==> flow/design.v <==
module cnt32(input clock,
	       input 		 resetn,
	       output reg [31:0] counter);
   always @ (posedge clock)
     begin
	if (!resetn)
	  counter <= 1;
	else
	  counter <= counter + 1;
     end
endmodule  
module my_cnt32(
		                  input 	clock,
		                  input 	resetn,
		                  input 	ivalid,
		                  input 	iready,
		                  output 	ovalid,
		                  output 	oready,
		                  input [31:0] 	initval,  
				  output [31:0] counter);
   assign ovalid = 1'b1;
   assign oready = 1'b1;
   cnt32 c1(clock, resetn, counter);
endmodule  
---- Tool chain data of my_cnt32 ----
Tool output for the design above, in the order of the flow.
Lines are those of the file above, counted from 1.
Operators carry their Yosys type and port widths (W data, S select, Z words).
Cell names lack the library's common part.
Not given: --
design
  top ..................................... my_cnt32
  clock ................................... clock
  standard-cell library ................... sky130hd
  timing corner ........................... tt_025C_1v80

---- Elaborated design ----
Counts by Yosys on the flattened word-level netlist (proc, flatten, opt, wreduce; memories kept). Register bits leave out memories and registers merged into their read ports (data or address); mux counts leave out enables and synchronous resets folded into registers. Print and check cells are left out. Cells with the same type and inputs are merged into one.
storage and ports
  register bits after elaboration ......... 32
  input bits .............................. 36
  output and inout port bits .............. 34
  elaborated cells ........................ 2
cells by class
  add/sub/neg operators ................... 1
operators by type and width
  operator                 count
  $add A32 B1 Y32 const B  1

---- Longest topological paths ----
Depth = most cells in a row (Yosys ltp): at word level without a register or memory, in the mapped netlist without a sequential cell, where the memories' decode and read muxes count.
logic depth
  depth in word-level cells ............... 1
  ABC_AREA ................................ 0
  gate-level depth with buffers ........... 6
  gate-level depth less buffers ........... 5

---- Netlist ----
Yosys stat after the flow's synthesis: flattened, memories mapped to cells. It holds for the ABC_AREA given above (unset counts as 0); a run with the other value may have another netlist.
The area totals of this step are shown rounded.
synthesis totals
  mapped cells ............................ 171
  cell area after synthesis ............... 1,490 µm²
  sequential area ......................... 641 µm²
  flip-flops .............................. 32
  buffer cells ............................ 11
cell types
  cell type  count  total area (µm²)
  dfxtp_1    32     640.614
  or4_1      13     97.594
  a21oi_1    17     85.082
  o31ai_1    11     82.579
  nand2_1    15     56.304
  xnor2_1    5      43.792
  nand3_1    8      40.038
  nand4_1    6      37.536
  or3_1      6      37.536
  xor2_1     4      35.034
  nor2_1     9      33.782
  mux2i_1    3      30.029
  o21ai_0    6      30.029
  and4_1     3      26.275
  buf_2      5      25.024
  nor4_2     2      25.024
  nand2b_1   3      18.768
  buf_4      2      15.014
Other cell types: 14; their cells: 21.
By module: a second synthesis without flattening, with its own total; a netlist apart from the flattened one above.
unflattened totals
  cell total of the unflattened synthesis .. 171
  area total of the unflattened synthesis .. 1,490 µm²
Each row is one instance without its submodules.
modules
  module    times used  cells  area (µm²)  seq. area (µm²)
  cnt32     1           168    1,470       641
  my_cnt32  1           3      18.8        0.0

---- Timing after synthesis ----
Path of least setup slack by OpenSTA after synthesis, without wires, with an ideal clock, recovery checks aside; 20% of the period is set as input and as output delay. Where synthesis merged equal registers, the netlist keeps one of their names.
timing path after synthesis
  path kind ............................... flip-flop to flip-flop
  start ................................... register c1.counter[0]
  end ..................................... register c1.counter[22]
  clock period ............................ 4.58 ns
  setup time .............................. 0.070 ns
  time at the first pin ................... 0.000 ns
  arrival time ............................ 1.979 ns
  required time ........................... 4.510 ns
  slack ................................... 2.531 ns
  delay of the path ....................... 2.049 ns
  driving pins on the path ................ 7
  path buffers ............................ 1
  synthesis period reached ................ 2.049 ns
"delay of the path" is the arrival time less input delay plus setup time.
"driving pins on the path" counts driving pins, that of a launching flip-flop among them; a cell with two outputs on the path counts twice.
"synthesis period reached" = period - worst setup slack (recovery checks aside). The figure is calculated, with input and output delays left at 20% of the set period.
The rows between start and end are the longest chain of elaborated cells between them; the timing report does not say that the signal goes this way. Where chains are equally long, one stands for them.
Each line given opens the expression or statement behind the cell; cells for indexed reads and writes are added by Yosys, which also makes memories of some case tables.
between the ends, after synthesis
  cells stage by stage .................... dfxtp_1 > ha_1 > and4_1 > or4b_1 > buf_2 > or4_1 > a21oi_1
  length of the longest elaborated chain .. 1
  elaborated cells between the ends (all ways) .. 1
  source lines of those cells ............. 1
  those cells by class .................... add/sub: 1
RTL lines, path after synthesis
  what             RTL line  source
  start, declared  3         output reg [31:0] counter);
  start, assigned  7         counter <= 1;
  start, assigned  9         counter <= counter + 1;
  $add A32 B1 Y32  9
  end, assigned    7
  end, assigned    9
  end, declared    3

---- Path in the finished layout ----
Path of least setup slack in the final report of flow run B (OpenROAD, finished layout, wires in). Where an end is a register, its clock arrival counts in the times.
timing path post-layout
  path kind ............................... flip-flop to flip-flop
  start ................................... register c1.counter[13]
  end ..................................... register c1.counter[28]
  clock period ............................ 2.6 ns
  setup time .............................. 0.06 ns
  time at the first pin ................... 0.28 ns
  arrival time ............................ 2.47 ns
  required time ........................... 2.82 ns
  slack ................................... 0.35 ns
  driving pins on the path ................ 5
  path buffers ............................ 0
The rows between start and end are the longest chain of elaborated cells between them; the timing report does not say that the signal goes this way. Where chains are equally long, one stands for them.
between the ends, post-layout
  cells stage by stage .................... dfxtp_1 > nand4_1 > or4_1 > or4_1 > a21oi_1
  length of the longest elaborated chain .. 1
  elaborated cells between the ends (all ways) .. 1
  source lines of those cells ............. 1
  those cells by class .................... add/sub: 1
RTL lines, path post-layout
  what             RTL line  source
  start, declared  3         output reg [31:0] counter);
  start, assigned  7         counter <= 1;
  start, assigned  9         counter <= counter + 1;
  $add A32 B1 Y32  9
  end, assigned    7
  end, assigned    9
  end, declared    3

Subject: my_cnt32 on sky130hd, stored results

Hello all,

Record of 2 stored runs of the RTL-to-layout flow on my_cnt32, platform sky130hd. The runs are unordered. Constraints: input delay and output delay 20% of the set period each, output load 0.01 pF.
By "period reached" is meant the clock period of the run minus its worst setup slack. This is arithmetic on one report: input and output delays are still those of the set period (20% each).
By "time used up by the worst setup path" is meant the share of the clock period that the worst setup path is allowed (20% is reserved at inputs, 20% at outputs), minus its slack. Clock arrival times at its registers enter into it.
"total design power": no workload was simulated; the value follows from the tool's default switching activity.
The results are shown rounded.

---- flow run A ----
settings
  period_ns = 1.56
  CORE_UTILIZATION = 47
  SETUP_SLACK_MARGIN = -0.14
  PLACE_DENSITY = 0.84
  CORE_ASPECT_RATIO = 0.72
  CORE_MARGIN = 7
  CELL_PAD_IN_SITES_GLOBAL_PLACEMENT = 2
  CTS_CLUSTER_SIZE = 19
  CAP_MARGIN = 0
  SLEW_MARGIN = 20
results
  incomplete, placement halted on GPL-0301

---- flow run B ----
settings
  period_ns = 2.6
  SETUP_SLACK_MARGIN = 0.05
  CAP_MARGIN = 20
  CORE_MARGIN = 2
  CORE_UTILIZATION = 40
  SLEW_MARGIN = 20
results
  time used up by the worst setup path .... 2.25 ns
  type of the worst setup path ............ flip-flop to flip-flop
  overall die area ........................ 4,220 µm²
  total design power ...................... 963 µW
  std-cell area (final layout) ............ 1,940 µm²
  chip area after synthesis (Yosys) ....... 1,490 µm²
  worst setup slack after layout .......... 0.348 ns
  post-route utilization .................. 53.9 %
  worst hold slack in the final report .... 0.457 ns
  period reached .......................... 2.252 ns
  total negative slack on setup checks .... 0.000 ns

Thanks
